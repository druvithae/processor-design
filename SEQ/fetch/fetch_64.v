==> flow/design.v <==
module fetch_64(input [0:79] instruction, input [63:0] PC , input clk, output reg [3:0] icode, output reg [3:0] ifun, output reg [3:0] rA, output reg [3:0] rB, output reg [63:0] valC, output reg [63:0] valP, output reg imem_error, output reg instr_valid );
   always@(posedge clk) begin
        icode = instruction[0:3];
        ifun = instruction[4:7];
        case(icode)
            4'b0000, 4'b0001: 
                begin
                    valP = PC+1;  
                end
            4'b0010:
                begin
                    rB = instruction[12:15];
                    rA = instruction[8:11]; 
                    valP = PC + 2;  
                end
            4'b0011:
                begin 
                    rA = instruction[8:11];  
                    rB = instruction[12:15];
                    valC = {instruction[72:79],instruction[64:71],instruction[56:63],instruction[48:55],instruction[40:47],instruction[32:39],instruction[24:31],instruction[16:23]};  
                    valP = PC + 10;  
                end
            4'b0100:
                begin 
                    rA = instruction[8:11];
                    rB = instruction[12:15];
                    valC = {instruction[72:79],instruction[64:71],instruction[56:63],instruction[48:55],instruction[40:47],instruction[32:39],instruction[24:31],instruction[16:23]};  
                    valP = PC + 10;  
                end
            4'b0101:
                begin 
                    rA = instruction[8:11];
                    rB = instruction[12:15];
                    valC = {instruction[72:79],instruction[64:71],instruction[56:63],instruction[48:55],instruction[40:47],instruction[32:39],instruction[24:31],instruction[16:23]};  
                    valP = PC + 10;  
                end
            4'b0110:
                begin
                    rA = instruction[8:11]; 
                    rB = instruction[12:15];
                    valP = PC + 2;  
                end
            4'b0111:
                begin
                    valC = {instruction[64:71],instruction[56:63],instruction[48:55],instruction[40:47],instruction[32:39],instruction[24:31],instruction[16:23],instruction[8:15]};
                    valP = PC +9;  
                end
            4'b1000:
                begin
                    valC = {instruction[64:71],instruction[56:63],instruction[48:55],instruction[40:47],instruction[32:39],instruction[24:31],instruction[16:23],instruction[8:15]};
                    valP = PC +9;  
                end
            4'b1001:
                begin
                    valP = PC +1;  
                end
            4'b1010:
                begin
                    rA = instruction[8:11]; 
                    rB = instruction[12:15];  
                    valP = PC + 2;  
                end
            4'b1011:
                begin
                    rA = instruction[8:11]; 
                    rB = instruction[12:15];  
                    valP = PC + 2;  
                end
            default:
                begin
                   instr_valid = 0;  
                end
        endcase
        if (PC > 1023) 
            begin
                imem_error = 1'b1;
            end
        else 
            begin
                imem_error = 1'b0;
            end
   end   
endmodule
Step by step through the tools: fetch_64
The steps from the RTL of fetch_64 to its reports follow in flow order.
Lines are those of the file above, counted from 1.
Operators: Yosys type, input widths -> output width; for muxes data width and select width s.
The mark - stands for no value.
Design
  top: fetch_64
  clock input: clk
  library: sky130hd
  corner: tt_025C_1v80

After elaboration
Counts by Yosys on the flattened word-level netlist (proc, flatten, opt, wreduce; memories kept). Register bits leave out memories and registers merged into their read ports (data or address). Print and check cells are left out. Cells with the same type and inputs are merged into one.
Bit counts
  output and inout port bits: 146
  bits of input ports: 145
  bits in registers: 145
  elaborated cells: 34
Cells by class
  order comparisons: 1
  reductions and logical operators: 8
  equal/unequal tests: 11
  mux-type cells: 3
  add/subtract/negate cells: 4
Operators with widths (count)
  $pmux 64 s4: 1
  $add 64x4->64 const B: 2
  $pmux 64 s2: 1
  $add 64x1->64 const B: 1
  $gt 64x10->1 const B: 1
  $add 64x2->64 const B: 1
  $eq 4x3->1 const B: 4
  $eq 4x4->1 const B: 4
  $eq 4x2->1 const B: 2
  $reduce_or 7->1: 1
  $reduce_or 3->1: 2
  $eq 4x1->1 const B: 1
  $logic_not 4->1: 1
  $reduce_bool 4->1: 1
  $reduce_or 4->1: 1
  $reduce_bool 2->1: 1
  $reduce_or 2->1: 1
  $mux 1: 1

Longest topological paths
Yosys ltp: most cells in a row. Word level: on the elaborated netlist, between registers, memories and ports. Mapped: between sequential cells and ports; inverters and the memories' decode and read muxes count.
Logic depth
  word-level depth: 3
  ABC_AREA: 1
  gate-level depth with buffers: 13
  mapped depth without buffers: 13

After synthesis
Yosys stat after the flow's synthesis: flattened, memories mapped to cells. It holds for the ABC_AREA given above (unset counts as 0); a run with the other value may have another netlist.
Cells by type
  sky130_fd_sc_hd__edfxtp_1: count 136, area in all 4.08E+03 um2
  sky130_fd_sc_hd__nand2_1: count 268, area in all 1.01E+03 um2
  sky130_fd_sc_hd__nor2_1: count 90, area in all 337.824 um2
  sky130_fd_sc_hd__inv_1: count 88, area in all 330.317 um2
  sky130_fd_sc_hd__o21ai_0: count 66, area in all 330.317 um2
  sky130_fd_sc_hd__dfxtp_1: count 9, area in all 180.173 um2
  sky130_fd_sc_hd__xor2_1: count 20, area in all 175.168 um2
  sky130_fd_sc_hd__nand3_1: count 34, area in all 170.163 um2
  sky130_fd_sc_hd__nand4_1: count 26, area in all 162.656 um2
  sky130_fd_sc_hd__xnor2_1: count 18, area in all 157.651 um2
  sky130_fd_sc_hd__nand3b_1: count 17, area in all 127.622 um2
  sky130_fd_sc_hd__nor2_4: count 9, area in all 101.347 um2
  sky130_fd_sc_hd__nor4_1: count 14, area in all 87.584 um2
  sky130_fd_sc_hd__nand2_4: count 5, area in all 56.304 um2
  sky130_fd_sc_hd__nand3_4: count 3, area in all 52.55 um2
  sky130_fd_sc_hd__ha_1: count 4, area in all 50.048 um2
  sky130_fd_sc_hd__nor3_1: count 9, area in all 45.043 um2
  sky130_fd_sc_hd__nand2_2: count 7, area in all 43.792 um2
Not listed: further types 19, cells in them 47.
Synthesis totals
  cells in the netlist: 870
  cell area after synthesis: 7803.7 um2
  flip-flop cells: 145
  sequential part of the area: 4264.1 um2

Worst setup path after synthesis
Path of least setup slack by OpenSTA after synthesis, without wires, with an ideal clock, recovery checks aside; 20% of the period is set as input and as output delay. Where synthesis merged equal registers, the netlist keeps one of their names.
Timing after synthesis
  path kind: input-to-reg
  start point: in instruction[0]
  end point: reg valC[0]
  buffers on the path: 0
  period: 4.75 ns
  required time: 4.247 ns
  slack: 0.050 ns
  delay of the path: 3.750 ns
  launch time at the first pin: 0.950 ns
  data arrival time: 4.197 ns
  stages on the path: 3
  synthesis period reached: 4.7 ns
"delay of the path" is the arrival time less input delay plus setup time.
"stages on the path" counts driving pins, that of a launching flip-flop among them; a cell with two outputs on the path counts twice.
"synthesis period reached" is the clock period less the worst setup slack; recovery checks do not enter. This is arithmetic on one report: input and output delays are still those of the set period (20% each).
The rows between start and end are the longest chain of elaborated cells between them; the timing report does not say that the signal goes this way. Where chains are equally long, one stands for them.
A line is the first line of the expression or statement that the cell stems from. Yosys adds cells for indexed reads and writes and turns some case tables into memories.
A register here has more assigning lines than the two given.
The path ends at the enable pin of a flip-flop; only ways to that pin are counted.
Between the ends, after synthesis
  cell sequence: sky130_fd_sc_hd__inv_1 > sky130_fd_sc_hd__nand2_1 > sky130_fd_sc_hd__o211ai_1
  cells in the longest elaborated chain: 3
  elaborated cells between the ends (all ways): 8
  RTL lines with such cells: 1
RTL lines, path after synthesis
  start, declared: line 1  | module fetch_64(input [0:79] instruction, input [63:0] PC , input clk, output reg [3:0] icode, output reg [3:0 ...
  $eq 4x3->1: line 5  | case(icode)
  $reduce_or 3->1
  $reduce_bool 2->1
  end, assigned: line 20  | valC = {instruction[72:79],instruction[64:71],instruction[56:63],instruction[48:55],instruction[40:47],instruc ...
  end, assigned: line 27  | valC = {instruction[72:79],instruction[64:71],instruction[56:63],instruction[48:55],instruction[40:47],instruc ...
  end, declared: line 1

Path in the finished layout
From the final timing report of run 1: the path of least setup slack in the routed layout; clock arrival at registers is part of the times.
Timing post-layout
  path kind: input-to-reg
  start point: in instruction[3]
  end point: reg valC[30]
  stages on the path: 13
  buffers on the path: 7
  required time: 4.04 ns
  period: 3.91 ns
  data arrival time: 3.19 ns
  slack: 0.84 ns
  launch time at the first pin: 0.78 ns
The rows between start and end are the longest chain of elaborated cells between them; the timing report does not say that the signal goes this way. Where chains are equally long, one stands for them.
A register here has more assigning lines than the two given.
The path ends at the enable pin of a flip-flop; only ways to that pin are counted.
Between the ends, post-layout
  cell sequence: sky130_fd_sc_hd__clkdlybuf4s50_1 > sky130_fd_sc_hd__nand2_1 > sky130_fd_sc_hd__inv_2 > sky130_fd_sc_hd__nand2_2 > sky130_fd_sc_hd__nand2_1 > sky130_fd_sc_hd__inv_1 > sky130_fd_sc_hd__buf_2 > sky130_fd_sc_hd__buf_2 > sky130_fd_sc_hd__o211ai_1 > sky130_fd_sc_hd__buf_4 > sky130_fd_sc_hd__buf_2 > sky130_fd_sc_hd__clkbuf_4 > sky130_fd_sc_hd__clkbuf_4
  cells in the longest elaborated chain: 3
  elaborated cells between the ends (all ways): 8
  RTL lines with such cells: 1
RTL lines, path post-layout
  start, declared: line 1  | module fetch_64(input [0:79] instruction, input [63:0] PC , input clk, output reg [3:0] icode, output reg [3:0 ...
  $eq 4x3->1: line 5  | case(icode)
  $reduce_or 3->1
  $reduce_bool 2->1
  end, assigned: line 20  | valC = {instruction[72:79],instruction[64:71],instruction[56:63],instruction[48:55],instruction[40:47],instruc ...
  end, assigned: line 27  | valC = {instruction[72:79],instruction[64:71],instruction[56:63],instruction[48:55],instruction[40:47],instruc ...
  end, declared: line 1

Ticket comment

fetch_64 through Yosys and OpenROAD on sky130hd: 2 stored runs, unordered, with their settings and measured results. The constraints put input and output delay at 20% of the set period each and load the outputs with 0.01 pF.
"achieved clock period (ns)" is the run's clock period less its worst setup slack. It is reckoned from that one timing run; input and output delays stay at 20% of the period that was set.
"worst setup path time (ns)": the worst setup path's part of the clock period (all of it between registers, 20% less for each end at a port) less its slack. A launch clock that arrives late makes it longer, a capture clock that arrives late makes it shorter.
"finish__power__total": no workload was simulated; the value follows from the tool's default switching activity.

Flow files of run 1
==> flow/run.sh <==
#!/bin/bash
# the make line also repeats the synthesis and layout settings of config.mk as NAME=value (left out here)
make -C /OpenROAD-flow-scripts/flow DESIGN_CONFIG=/design/flow/config.mk WORK_HOME=/design/flow/orfs CLKGATE_MAP_FILE= finish
==> flow/config.mk <==
export PLATFORM = sky130hd
export DESIGN_NAME = fetch_64
export DESIGN_NICKNAME = fetch_64
export VERILOG_FILES = /design/flow/design.v
export SDC_FILE = /design/flow/constraint.sdc
export NUM_CORES = 4
export LEC_CHECK = 0
export ABC_AREA = 1
export CAP_MARGIN = 20
export CELL_PAD_IN_SITES_GLOBAL_PLACEMENT = 3
export CORE_MARGIN = 10
export CORE_UTILIZATION = 33
export GPL_TIMING_DRIVEN = 0
export MAX_ROUTING_LAYER = met5
export SETUP_SLACK_MARGIN = 0.64
export SLEW_MARGIN = 25
export TNS_END_PERCENT = 45
==> flow/constraint.sdc <==
create_clock -name core_clock -period 3.91 [get_ports {clk}]
set_input_delay 0.7820 -clock core_clock [delete_from_list [all_inputs] [get_ports {clk}]]
set_output_delay 0.7820 -clock core_clock [all_outputs]
set_load 0.01 [all_outputs]

report of run 1
yosys chip area after synthesis (um^2): 7803.7
finish__design__die__area: 30199.5
finish__design__instance__area__stdcell: 11862.6
finish__design__instance__utilization: 0.5069
finish__timing__setup__ws: 0.844
finish__timing__setup__tns: 0.000
finish__timing__hold__ws: 0.787
finish__power__total: 4.575e-03
achieved clock period (ns): 3.066
worst setup path time (ns): 2.28
worst setup path kind: input-to-reg

Flow files of run 2
==> flow/run.sh <==
#!/bin/bash
# the make line also repeats the synthesis and layout settings of config.mk as NAME=value (left out here)
make -C /OpenROAD-flow-scripts/flow DESIGN_CONFIG=/design/flow/config.mk WORK_HOME=/design/flow/orfs CLKGATE_MAP_FILE= finish
==> flow/config.mk <==
export PLATFORM = sky130hd
export DESIGN_NAME = fetch_64
export DESIGN_NICKNAME = fetch_64
export VERILOG_FILES = /design/flow/design.v
export SDC_FILE = /design/flow/constraint.sdc
export NUM_CORES = 4
export LEC_CHECK = 0
export CAP_MARGIN = 0
export CORE_ASPECT_RATIO = 0.66
export CORE_MARGIN = 2
export CORE_UTILIZATION = 34
export HOLD_SLACK_MARGIN = -0.04
export PLACE_DENSITY = 0.53
export SETUP_SLACK_MARGIN = 0.76
export SLEW_MARGIN = 20
==> flow/constraint.sdc <==
create_clock -name core_clock -period 4.33 [get_ports {clk}]
set_input_delay 0.8660 -clock core_clock [delete_from_list [all_inputs] [get_ports {clk}]]
set_output_delay 0.8660 -clock core_clock [all_outputs]
set_load 0.01 [all_outputs]

report of run 2
yosys chip area after synthesis (um^2): 6857.8
finish__design__die__area: 21346.9
finish__design__instance__area__stdcell: 10666.5
finish__design__instance__utilization: 0.5356
finish__timing__setup__ws: 0.987
finish__timing__setup__tns: 0.000
finish__timing__hold__ws: 0.896
finish__power__total: 3.878e-03
achieved clock period (ns): 3.343
worst setup path time (ns): 2.48
worst setup path kind: input-to-reg
